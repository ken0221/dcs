==> flow/design.v <==
module PIPE(
  clk,
  rst_n,
  in_valid,
  in_1,
  in_2,
  in_3,
  in_4,
  mode,
  out_valid,
  out_value
);
input  logic clk,rst_n,in_valid;
input  logic [5:0]in_1,in_2,in_3,in_4;
input  logic [1:0] mode;
output logic out_valid;
output logic [26:0]out_value;
logic [11:0] m12, m34;
logic [6:0] p34;
logic [11:0] m12_t1, m34_t1, p34_t1;
logic [11:0] m12_t2, m34_t2, p34_t2;
always @(posedge clk) begin
  m12_t1 <= m12;
  m34_t1 <= m34;
  p34_t1 <= p34;
  m12_t2 <= m12_t1;
  m34_t2 <= m34_t1;
  p34_t2 <= p34_t1;
end
logic [2:0] l1, s1, l2, s2;
logic [2:0] l3, s3, l4, s4;
logic [11:0] p12_4, p12_3, p12_2, p12_1;
logic [11:0] p34_1, p34_2, p34_3, p34_4;
logic [5:0] ll1, ss1, ll2, ss2;
logic [23:0] p4, p3, p2, p1;
logic [23:0] m1234;
logic [1:0] mode_1, mode_2, mode_3, mode_4;
logic in_valid_1, in_valid_2, in_valid_3, in_valid_4;
logic [5:0] in_3_1, in_3_2;
logic [5:0] in_4_1, in_4_2;
assign out_valid = (rst_n && in_valid_4)? 1: 0;
always @(posedge clk) begin
  in_valid_1 <= in_valid;
  in_valid_2 <= in_valid_1;
  in_valid_3 <= in_valid_2;
  in_valid_4 <= in_valid_3;
  mode_1 <= mode;
  mode_2 <= mode_1;
  mode_3 <= mode_2;
  mode_4 <= mode_3;
  in_3_1 <= in_3;
  in_3_2 <= in_3_1;
  in_4_1 <= in_4;
  in_4_2 <= in_4_1;
end
assign p34 = in_3_2 + in_4_2;
assign  l1 = in_1[5:3];
assign  l2 = in_2[5:3];
assign  l3 = in_3[5:3];
assign  l4 = in_4[5:3];
assign  s1 = in_1[2:0];
assign  s2 = in_2[2:0];
assign  s3 = in_3[2:0];
assign  s4 = in_4[2:0];
assign ll1 = m12[11:6];
assign ss1 = m12[5:0];
assign ll2 = m34[11:6];
assign ss2 = m34[5:0];
always @(posedge clk) begin
      p12_4 <= l1 * l2;
      p12_3 <= l1 * s2;
      p12_2 <= s1 * l2;
      p12_1 <= s1 * s2;
      p34_4 <= l3 * l4;
      p34_3 <= l3 * s4;
      p34_2 <= s3 * l4;
      p34_1 <= s3 * s4;
      p4 <= ll1 * ll2;
      p3 <= ll1 * ss2;
      p2 <= ss1 * ll2;
      p1 <= ss1 * ss2;
end
always @(*) begin
  if(!rst_n)begin
    out_value = 0;
  end
  else begin
    case(mode_4)
      0: out_value = m12_t2;
      1: out_value = p34_t2;
      2: out_value = m1234;
      default: out_value = 0;
    endcase
    if(out_valid == 0) begin
      out_value = 0;
    end
  end
end
always @(posedge clk, negedge rst_n) begin
  if(!rst_n) begin
  end
  else begin
    if(in_valid) begin
    end
    m12 <= (p12_4 << 6) + (p12_3 << 3) + (p12_2 << 3) + p12_1;
    m34 <= (p34_4 << 6) + (p34_3 << 3) + (p34_2 << 3) + p34_1;
    m1234 <= (p4 << 12) + (p3 << 6) + (p2 << 6) + p1;
  end
end
endmodule
From RTL to reports: PIPE
The steps from the RTL of PIPE to its reports follow in flow order.
Line numbers count from 1 in the design file above.
Operators: Yosys type, input widths -> output width; for muxes data width and select width s.
Cell names lack the library's common part.
{"block": "setup", "top": "PIPE", "clock": "clk", "lib": "sky130hd", "pvt_corner": "tt_025C_1v80"}

Word-level counts
Counts by Yosys on the flattened word-level netlist (proc, flatten, opt, wreduce; memories kept). Register bits leave out memories and registers merged into their read ports (data or address); mux counts leave out enables and synchronous resets folded into registers. Print and check cells are left out. Cells with the same type and inputs are merged into one.
{"block": "bits", "register_bits": 218, "input_bits": 29, "word_cells": 61}
{"block": "op_classes", "addsub": 10, "multipliers": 12, "equal": 2, "n_mux": 4, "reduce_logical": 2}
{"block": "op_table", "operator": "$mul 6x6->12", "count": 4}
{"block": "op_table", "operator": "$mul 3x3->6", "count": 8}
{"block": "op_table", "operator": "$pmux 24 s3", "count": 1}
{"block": "op_table", "operator": "$mux 27", "count": 2}
{"block": "op_table", "operator": "$add 12x9->12", "count": 4}
{"block": "op_table", "operator": "$add 24x18->24", "count": 2}
{"block": "op_table", "operator": "$add 12x6->12", "count": 2}
{"block": "op_table", "operator": "$add 24x12->24", "count": 1}
{"block": "op_table", "operator": "$add 6x6->7", "count": 1}
{"block": "op_table", "operator": "$eq 2x1->1 const B", "count": 1}
{"block": "op_table", "operator": "$eq 2x2->1 const B", "count": 1}
{"block": "op_table", "operator": "$logic_not 2->1", "count": 1}
{"block": "op_table", "operator": "$logic_and 1x1->1", "count": 1}
{"block": "op_table", "operator": "$mux 1", "count": 1}

Depth
Longest topological path by Yosys (ltp), each cell counted once; first at word level (registers and memories cut), then after technology mapping (sequential cells cut; the memories' decode and read muxes count).
{"block": "logic_depth", "depth_word": 4, "abc_area": 0, "ltp_mapped": 14, "mapped_depth_nobuf": 13}

Mapped cells and area
Yosys stat after the flow's synthesis: flattened, memories mapped to cells. It holds for the ABC_AREA given above (unset counts as 0); a run with the other value may have another netlist.
{"block": "mapped", "mapped_cells": 1231, "mapped_area_um2": 13051.3, "seqArea_um2": 4844.6, "flip_flops": 218, "buf_cells": 35}
{"block": "by_type", "cell_type": "dfxtp_1", "count": 170}
{"block": "by_type", "cell_type": "fa_1", "count": 112}
{"block": "by_type", "cell_type": "ha_1", "count": 150}
{"block": "by_type", "cell_type": "edfxtp_1", "count": 48}
{"block": "by_type", "cell_type": "and2_1", "count": 154}
{"block": "by_type", "cell_type": "inv_1", "count": 173}
{"block": "by_type", "cell_type": "xnor2_1", "count": 52}
{"block": "by_type", "cell_type": "nand2_1", "count": 88}
{"block": "by_type", "cell_type": "a21o_1", "count": 30}
{"block": "by_type", "cell_type": "nor2_1", "count": 58}
{"block": "by_type", "cell_type": "a21oi_1", "count": 28}
{"block": "by_type", "cell_type": "mux2i_1", "count": 12}
{"block": "by_type", "cell_type": "clkbuf_1", "count": 30}
{"block": "by_type", "cell_type": "o21ai_0", "count": 19}
{"block": "by_type", "cell_type": "a211oi_1", "count": 8}
{"block": "by_type", "cell_type": "o211ai_1", "count": 8}
{"block": "by_type", "cell_type": "xor2_1", "count": 6}
{"block": "by_type", "cell_type": "nor2b_1", "count": 8}
Other cell types: 35; their cells: 77.

Timing after synthesis
Source: OpenSTA report_checks on the synthesized netlist (no wires, ideal clock, input and output delay 20% of the period each), path of least setup slack; recovery checks are left aside. Register names are those of the netlist, which keeps one name where synthesis merged equal registers.
{"block": "synth_path", "path_type": "register -> register", "startpoint": "reg m12[9]", "endpoint": "reg p3[11]", "clock_period_ns": 3.37, "t_arrival_ns": 3.585, "setup_slack_ns": -0.287, "path_delay_ns": 3.657, "driving_pins": 14, "path_buffers": 1, "period_less_setup_slack_ns": 3.657}
"path_delay_ns" = arrival - input delay + setup time.
"driving_pins" counts driving pins, that of a launching flip-flop among them; a cell with two outputs on the path counts twice.
"period_less_setup_slack_ns" = period - worst setup slack (recovery checks aside). The figure is calculated, with input and output delays left at 20% of the set period.
The rows between start and end are the longest chain of elaborated cells between them; the timing report does not say that the signal goes this way. Where chains are equally long, one stands for them.
A line is the first line of the expression or statement that the cell stems from. Yosys adds cells for indexed reads and writes and turns some case tables into memories.
{"block": "synth_via", "cell_sequence": "edfxtp_1 clkbuf_1 and2_1 fa_1 inv_1 fa_1 fa_1 inv_1 ha_1 a21o_1 a211oi_1 nor2_1 o41ai_1 xnor2_1", "elab_chain_cells": 1, "cone_cells": 1, "lines_between": 1, "cone_classes": "1 x mul"}
{"block": "synth_rtl", "item": "from (decl)", "line_no": 18, "rtl": "logic [11:0] m12, m34;"}
{"block": "synth_rtl", "item": "from (assign)", "line_no": 105, "rtl": "m12 <= (p12_4 << 6) + (p12_3 << 3) + (p12_2 << 3) + p12_1;"}
{"block": "synth_rtl", "item": "$mul 6x6->12", "line_no": 79, "rtl": "p3 <= ll1 * ss2;"}
{"block": "synth_rtl", "item": "to (assign)", "line_no": 79}

Timing after layout
From the final timing report of run A: the path of least setup slack in the routed layout; clock arrival at registers is part of the times.
{"block": "layout_path", "path_type": "register -> register", "startpoint": "reg m12[6]", "endpoint": "reg p3[11]", "clock_period_ns": 4.42, "t_arrival_ns": 4.28, "setup_slack_ns": 0.57, "driving_pins": 12, "path_buffers": 0}
The rows between start and end are the longest chain of elaborated cells between them; the timing report does not say that the signal goes this way. Where chains are equally long, one stands for them.
{"block": "layout_via", "cell_sequence": "edfxtp_1 nand2_1 fa_1 fa_1 fa_1 inv_1 ha_1 a21o_1 a211oi_1 nor2_1 o41ai_1 xnor2_1", "elab_chain_cells": 1, "cone_cells": 1, "lines_between": 1, "cone_classes": "1 x mul"}
{"block": "layout_rtl", "item": "from (decl)", "line_no": 18, "rtl": "logic [11:0] m12, m34;"}
{"block": "layout_rtl", "item": "from (assign)", "line_no": 105, "rtl": "m12 <= (p12_4 << 6) + (p12_3 << 3) + (p12_2 << 3) + p12_1;"}
{"block": "layout_rtl", "item": "$mul 6x6->12", "line_no": 79, "rtl": "p3 <= ll1 * ss2;"}
{"block": "layout_rtl", "item": "to (assign)", "line_no": 79}

## Implementation results

Record of 2 stored runs of the RTL-to-layout flow on PIPE, platform sky130hd. The runs are unordered. Constraints: input delay and output delay 20% of the set period each, output load 0.01 pF.
"timing.achieved_period_ns" is the run's clock period less its worst setup slack. It is reckoned from that one timing run; input and output delays stay at 20% of the period that was set.
"total_power_mw" is the tool's figure for a default switching activity; nothing was simulated.

Run A
==> flow/run.sh <==
#!/bin/bash
# the make line also repeats the synthesis and layout settings of config.mk as NAME=value (left out here)
make -C /OpenROAD-flow-scripts/flow DESIGN_CONFIG=/design/flow/config.mk WORK_HOME=/design/flow/orfs CLKGATE_MAP_FILE= finish
==> flow/config.mk <==
export PLATFORM = sky130hd
export DESIGN_NAME = PIPE
export DESIGN_NICKNAME = PIPE
export VERILOG_FILES = /design/flow/design.v
export SDC_FILE = /design/flow/constraint.sdc
export NUM_CORES = 4
export LEC_CHECK = 0
export CAP_MARGIN = 20
export CORE_MARGIN = 2
export CORE_UTILIZATION = 40
export SETUP_SLACK_MARGIN = -0.36
export SLEW_MARGIN = 20
==> flow/constraint.sdc <==
create_clock -name core_clock -period 4.42 [get_ports {clk}]
set_input_delay 0.8840 -clock core_clock [delete_from_list [all_inputs] [get_ports {clk}]]
set_output_delay 0.8840 -clock core_clock [all_outputs]
set_load 0.01 [all_outputs]

==> results of run A, as JSON <==
{
  "post_synth_area_um2": 13051.3,
  "design_die_area_um2": 34088.2,
  "post_route_stdcell_area_um2": 14855.5,
  "setup_ws_ns": 0.569,
  "final_setup_tns_ns": 0.000,
  "hold_worst_slack_ns": 0.326,
  "total_power_mw": 11.010,
  "timing.achieved_period_ns": 3.851
}

Run B
==> flow/run.sh <==
#!/bin/bash
# the make line also repeats the synthesis and layout settings of config.mk as NAME=value (left out here)
make -C /OpenROAD-flow-scripts/flow DESIGN_CONFIG=/design/flow/config.mk WORK_HOME=/design/flow/orfs CLKGATE_MAP_FILE= finish
==> flow/config.mk <==
export PLATFORM = sky130hd
export DESIGN_NAME = PIPE
export DESIGN_NICKNAME = PIPE
export VERILOG_FILES = /design/flow/design.v
export SDC_FILE = /design/flow/constraint.sdc
export NUM_CORES = 4
export LEC_CHECK = 0
export ABC_AREA = 0
export CAP_MARGIN = 15
export CORE_ASPECT_RATIO = 1.59
export CORE_MARGIN = 2
export CORE_UTILIZATION = 17
export CTS_CLUSTER_DIAMETER = 356
export CTS_CLUSTER_SIZE = 97
export MAX_ROUTING_LAYER = met4
export PLACE_DENSITY = 0.68
export SLEW_MARGIN = 20
==> flow/constraint.sdc <==
create_clock -name core_clock -period 3.08 [get_ports {clk}]
set_input_delay 0.6160 -clock core_clock [delete_from_list [all_inputs] [get_ports {clk}]]
set_output_delay 0.6160 -clock core_clock [all_outputs]
set_load 0.01 [all_outputs]

==> results of run B, as JSON <==
{
  "post_synth_area_um2": 13051.3,
  "design_die_area_um2": 79063.5,
  "post_route_stdcell_area_um2": 16649.7,
  "setup_ws_ns": -0.535,
  "final_setup_tns_ns": -6.651,
  "hold_worst_slack_ns": 0.311,
  "total_power_mw": 17.852,
  "timing.achieved_period_ns": 3.615
}
