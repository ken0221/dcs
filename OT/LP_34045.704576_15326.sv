==> flow/design.v <==
module LP(
	clk,
	rst_n,
	in_valid,
    in_a1,
	in_a2,
	in_b,
    out_valid,
    out_max_value
);
input clk, rst_n, in_valid;
input signed [5:0] in_a1,in_a2;
input signed [11:0] in_b;
output logic out_valid;
output logic signed [11:0] out_max_value;
logic signed [5:0] xa1[0:1], xa2[0:1];
logic signed [11:0] xb[0:1];
logic signed [5:0] c1, c2;
logic cnt;
logic signed [11:0] bdx_max, bdx_min, bdy_max;
logic signed [11:0] x1, x2;
logic out_ok;
logic mn;
always @(posedge clk, negedge rst_n) begin
    if(!rst_n) begin
        out_max_value <= 0;
        out_valid <= 0;
        cnt <= 0;
        out_ok <= 0;
        mn <= 0;
    end
    else begin
        if(in_valid) begin
            out_ok <= 1;
            out_max_value <= -2047;
            cnt <= 1;
            if(cnt == 0) begin
                c1 <= in_a1;
                c2 <= in_a2;
            end
            else begin
                if(in_a1 == 1 && in_a2 == 0) begin
                    bdx_max <= in_b;
                end
                else if(in_a1 == -1 && in_a2 == 0) begin
                    bdx_min <= -in_b;
                    x1 <= -in_b;
                end
                else if(in_a1 == 0 && in_a2 == 1) begin
                    bdy_max <= in_b;
                end
                else if(in_a1 == 0 && in_a2 == -1) begin
                    x2 <= -in_b;
                end
                else begin
                    xa1[mn] <= in_a1;
                    xa2[mn] <= in_a2;
                    xb[mn] <= in_b;
                    mn <= 1;
                end
            end
        end
        else begin
            if(xa1[0] * x1 + xa2[0] * x2 <= xb[0] && xa1[1] * x1 + xa2[1] * x2 <= xb[1]) begin
                out_max_value <= (c1 * x1 + c2 * x2 < out_max_value)? out_max_value : c1 * x1 + c2 * x2;
            end
            x1 <= (x1 == bdx_max)? bdx_min : (x1 + 1);
            x2 <= (x1 == bdx_max)? (x2 + 1): x2;
            if(x2 == bdy_max && x1 == bdx_max && out_ok && !in_valid) begin
                out_valid <= 1;
            end
            if(out_valid) begin
                out_valid <= 0;
                cnt <= 0;
                out_ok <= 0;
                mn <= 0;
            end
        end
    end
end
endmodule
== From RTL to reports: LP ==
Tool output for the design above, in the order of the flow.
Lines are those of the file above, counted from 1.
Not given: --
Inputs
  top module: LP
  clock port: clk
  library: sky130hd
  library corner: tt_025C_1v80

== After elaboration ==
Source: Yosys, flattened and elaborated. Widths are those after wreduce. Registers that Yosys merges into a memory's read port (data or address) are not register bits. Print and check cells do not count. Equal cells are merged and count once.
Storage and ports
  bits in registers: 135
  bits of input ports: 27
  output and inout port bits: 13
Cells by class
  add/sub/neg operators: 6
  multiply operators: 6
  $lt $le $gt $ge: 3
  eq/ne operators: 14
  multiplexer cells: 25
  bitwise operators: 6
  reduce/logical cells: 24
Operators by type and width (number)
  6-bit by 12-bit multiplier with 12-bit output: 6
  12-bit 2-to-1 mux: 15
  12-bit adder: 3
  12-bit <= comparator: 2
  12-bit == test: 2
  12-bit by 2-bit adder with 12-bit output (second input constant): 2
  8-bit AND reduction: 2
  12-bit < comparator: 1
  12-bit negation: 1
  6-bit by 1-bit == test with 1-bit output (second input constant): 2
  6-bit by 2-bit == test with 1-bit output (second input constant): 2
  6-bit zero test: 2
  6-bit AND reduction: 2
  2-bit inequality test (second input constant): 5
  1-bit 2-to-1 mux: 10
  1-bit logical AND: 8
  4-bit AND reduction: 2
  7-bit AND reduction: 1
  1-bit NOT: 6
  2-bit by 1-bit inequality test with 1-bit output (second input constant): 3
  2-bit nonzero test: 3
  5-bit AND reduction: 1
  3-bit AND reduction: 1
  2-bit AND reduction: 1
  1-bit zero test: 1

== Longest topological paths ==
Longest topological path by Yosys (ltp), each cell counted once; first at word level (registers and memories cut), then after technology mapping (sequential cells cut; the memories' decode and read muxes count).
Depth
  depth after elaboration: 8
  ABC_AREA: 0
  gate-level depth with buffers: 33
  gate-level depth less buffers: 28

== Synthesis result ==
Yosys stat after the flow's synthesis: flattened, memories mapped to cells. It holds for the ABC_AREA given above (unset counts as 0); a run with the other value may have another netlist.
Mapped netlist
  mapped cells: 1651
  chip area (Yosys): 16314.4 um^2
  area of sequential cells: 3978.8 um^2
  flip-flop cells: 135
Cell types
  sky130_fd_sc_hd__fa_1: number 222, total area 4.44E+03 um^2
  sky130_fd_sc_hd__edfxtp_1: number 120, total area 3.6E+03 um^2
  sky130_fd_sc_hd__ha_1: number 161, total area 2.01E+03 um^2
  sky130_fd_sc_hd__inv_1: number 309, total area 1.16E+03 um^2
  sky130_fd_sc_hd__xnor2_1: number 112, total area 980.941 um^2
  sky130_fd_sc_hd__and2_1: number 136, total area 850.816 um^2
  sky130_fd_sc_hd__nand2_1: number 199, total area 746.966 um^2
  sky130_fd_sc_hd__dfrtp_1: number 15, total area 375.36 um^2
  sky130_fd_sc_hd__xor2_1: number 28, total area 245.235 um^2
  sky130_fd_sc_hd__clkbuf_1: number 64, total area 240.23 um^2
  sky130_fd_sc_hd__nor2_1: number 52, total area 195.187 um^2
  sky130_fd_sc_hd__nand2b_1: number 29, total area 181.424 um^2
  sky130_fd_sc_hd__o21ai_0: number 34, total area 170.163 um^2
  sky130_fd_sc_hd__a21oi_1: number 32, total area 160.154 um^2
  sky130_fd_sc_hd__nor2b_1: number 21, total area 131.376 um^2
  sky130_fd_sc_hd__mux2i_1: number 10, total area 100.096 um^2
  sky130_fd_sc_hd__nand3_1: number 17, total area 85.082 um^2
  sky130_fd_sc_hd__nand4_1: number 12, total area 75.072 um^2
Other cell types: 32; their cells: 78.

== Worst setup path after synthesis ==
OpenSTA on the mapped netlist: ideal clock, no wires. The path of least setup slack (recovery checks aside). Input and output delay are each 20% of the period. Register names are those of the netlist, which keeps one name where synthesis merged equal registers.
Timing path after synthesis
  path type: flip-flop to flip-flop
  start point: register x2[2]
  end point: register out_max_value[10]
  clock period: 11.4 ns
  arrival: 7.028 ns
  setup slack: 4.241 ns
  path delay: 7.160 ns
  stages: 28
  buffers on the path: 5
  synthesis period reached: 7.159 ns
"path delay" = arrival - input delay + setup time.
"stages": output pins that drive a net of the path, with the launching flip-flop's if there is one; two outputs of one cell count as two.
"synthesis period reached" is the clock period less the worst setup slack; recovery checks do not enter. This is arithmetic on one report: input and output delays are still those of the set period (20% each).
The rows between start and end are the longest chain of elaborated cells between them; the timing report does not say that the signal goes this way. Where chains are equally long, one stands for them.
A line is the first line of the expression or statement that the cell stems from. Yosys adds cells for indexed reads and writes and turns some case tables into memories.
A register here has more assigning lines than the two given.
Between the ends, after synthesis
  path through: sky130_fd_sc_hd__edfxtp_1 sky130_fd_sc_hd__clkbuf_1 sky130_fd_sc_hd__clkbuf_1 sky130_fd_sc_hd__clkbuf_1 sky130_fd_sc_hd__nand2_1 sky130_fd_sc_hd__fa_1 sky130_fd_sc_hd__fa_1 sky130_fd_sc_hd__inv_1 sky130_fd_sc_hd__fa_1 sky130_fd_sc_hd__fa_1 sky130_fd_sc_hd__fa_1 sky130_fd_sc_hd__fa_1 sky130_fd_sc_hd__ha_1 sky130_fd_sc_hd__a21o_1 sky130_fd_sc_hd__a21oi_1 sky130_fd_sc_hd__nor2_1 sky130_fd_sc_hd__a211oi_1 sky130_fd_sc_hd__xnor2_1 sky130_fd_sc_hd__ha_1 sky130_fd_sc_hd__a21o_1 sky130_fd_sc_hd__a2111oi_1 sky130_fd_sc_hd__nand2_1 sky130_fd_sc_hd__o31ai_1 sky130_fd_sc_hd__a311o_1 sky130_fd_sc_hd__buf_2 sky130_fd_sc_hd__buf_4 sky130_fd_sc_hd__mux2i_1 sky130_fd_sc_hd__nor2_1
  cells in the longest elaborated chain: 6
RTL lines, path after synthesis
  start, declared: RTL line 21  | logic signed [11:0] x1, x2;
  start, assigned: RTL line 53  | x2 <= -in_b;
  start, assigned: RTL line 68  | x2 <= (x1 == bdx_max)? (x2 + 1): x2;
  6-bit by 12-bit multiplier with 12-bit output: RTL line 65  | out_max_value <= (c1 * x1 + c2 * x2 < out_max_value)? out_max_value : c1 * x1 + c2 * x2;
  12-bit adder: RTL line 65
  12-bit < comparator: RTL line 65
  12-bit 2-to-1 mux: RTL line 65
  12-bit 2-to-1 mux: RTL line 64  | if(xa1[0] * x1 + xa2[0] * x2 <= xb[0] && xa1[1] * x1 + xa2[1] * x2 <= xb[1]) begin
  12-bit 2-to-1 mux: RTL line 33  | if(in_valid) begin
  end, assigned: RTL line 35  | out_max_value <= -2047;
  end, assigned: RTL line 65
  end, declared: RTL line 15  | output logic signed [11:0] out_max_value;

== Worst path after layout ==
Path of least setup slack in the final report of run 2 (OpenROAD, finished layout, wires in). Where an end is a register, its clock arrival counts in the times.
Timing path post-layout
  path type: flip-flop to flip-flop
  start point: register x1[3]
  end point: register out_max_value[11]
  clock period: 7.15 ns
  arrival: 7.30 ns
  setup slack: 0.17 ns
  stages: 27
  buffers on the path: 2
The rows between start and end are the longest chain of elaborated cells between them; the timing report does not say that the signal goes this way. Where chains are equally long, one stands for them.
A register here has more assigning lines than the two given.
Between the ends, post-layout
  path through: sky130_fd_sc_hd__edfxtp_1 sky130_fd_sc_hd__buf_12 sky130_fd_sc_hd__and2_4 sky130_fd_sc_hd__fa_1 sky130_fd_sc_hd__inv_2 sky130_fd_sc_hd__fa_2 sky130_fd_sc_hd__fa_1 sky130_fd_sc_hd__inv_2 sky130_fd_sc_hd__fa_1 sky130_fd_sc_hd__fa_1 sky130_fd_sc_hd__fa_1 sky130_fd_sc_hd__ha_4 sky130_fd_sc_hd__nor2b_4 sky130_fd_sc_hd__o21ai_2 sky130_fd_sc_hd__a21boi_2 sky130_fd_sc_hd__o21a_1 sky130_fd_sc_hd__o21ai_1 sky130_fd_sc_hd__nand2b_1 sky130_fd_sc_hd__a21oi_2 sky130_fd_sc_hd__xnor2_2 sky130_fd_sc_hd__ha_1 sky130_fd_sc_hd__o22ai_2 sky130_fd_sc_hd__a221oi_2 sky130_fd_sc_hd__o31ai_4 sky130_fd_sc_hd__a311o_2 sky130_fd_sc_hd__buf_12 sky130_fd_sc_hd__a211o_1
  cells in the longest elaborated chain: 6
RTL lines, path post-layout
  start, declared: RTL line 21  | logic signed [11:0] x1, x2;
  start, assigned: RTL line 47  | x1 <= -in_b;
  start, assigned: RTL line 67  | x1 <= (x1 == bdx_max)? bdx_min : (x1 + 1);
  6-bit by 12-bit multiplier with 12-bit output: RTL line 65  | out_max_value <= (c1 * x1 + c2 * x2 < out_max_value)? out_max_value : c1 * x1 + c2 * x2;
  12-bit adder: RTL line 65
  12-bit < comparator: RTL line 65
  12-bit 2-to-1 mux: RTL line 65
  12-bit 2-to-1 mux: RTL line 64  | if(xa1[0] * x1 + xa2[0] * x2 <= xb[0] && xa1[1] * x1 + xa2[1] * x2 <= xb[1]) begin
  12-bit 2-to-1 mux: RTL line 33  | if(in_valid) begin
  end, assigned: RTL line 35  | out_max_value <= -2047;
  end, assigned: RTL line 65
  end, declared: RTL line 15  | output logic signed [11:0] out_max_value;

Hand-over note for LP

2 stored runs of LP in the flow (synthesis by Yosys, layout by OpenROAD, sky130hd cells), in arbitrary order. Constraints: input delay and output delay 20% of the set period each, output load 0.01 pF.
"achieved clock period (ns)": clock period set for the run, less the worst setup slack. It is reckoned from that one timing run; input and output delays stay at 20% of the period that was set.
"worst setup path time (ns)" = time allowed to the worst setup path (clock period - input delay - output delay, where it has them) - its slack; a late launch clock adds to it, a late capture clock takes from it.
"finish__power__total" rests on the timing tool's default activity at the inputs, not on a simulated workload.

settings of run 1
{
  "period_ns": 7.76,
  "CORE_UTILIZATION": 63,
  "SETUP_SLACK_MARGIN": 1.25,
  "PLACE_DENSITY_LB_ADDON": 0.0,
  "HOLD_SLACK_MARGIN": -0.04,
  "CELL_PAD_IN_SITES_GLOBAL_PLACEMENT": 1,
  "CELL_PAD_IN_SITES_DETAIL_PLACEMENT": 1,
  "ABC_AREA": 1,
  "CTS_CLUSTER_DIAMETER": 139,
  "SLEW_MARGIN": 30,
  "MAX_ROUTING_LAYER": "met4",
  "CAP_MARGIN": 20,
  "CORE_MARGIN": 2
}
report of run 1: did not finish, cts, DPL-0033

settings of run 2
{
  "period_ns": 7.15,
  "CAP_MARGIN": 20,
  "CORE_MARGIN": 2,
  "CORE_UTILIZATION": 40,
  "SLEW_MARGIN": 20
}
report of run 2
yosys chip area after synthesis (um^2): 16314.4
finish__design__die__area: 42417.5
finish__design__instance__area__stdcell: 18900.6
finish__design__instance__utilization: 0.4724
finish__timing__setup__ws: 0.165
finish__timing__setup__tns: 0.000
finish__timing__hold__ws: 0.523
finish__power__total: 5.169e-03
achieved clock period (ns): 6.985
worst setup path time (ns): 6.98
worst setup path kind: flip-flop to flip-flop

End of note.
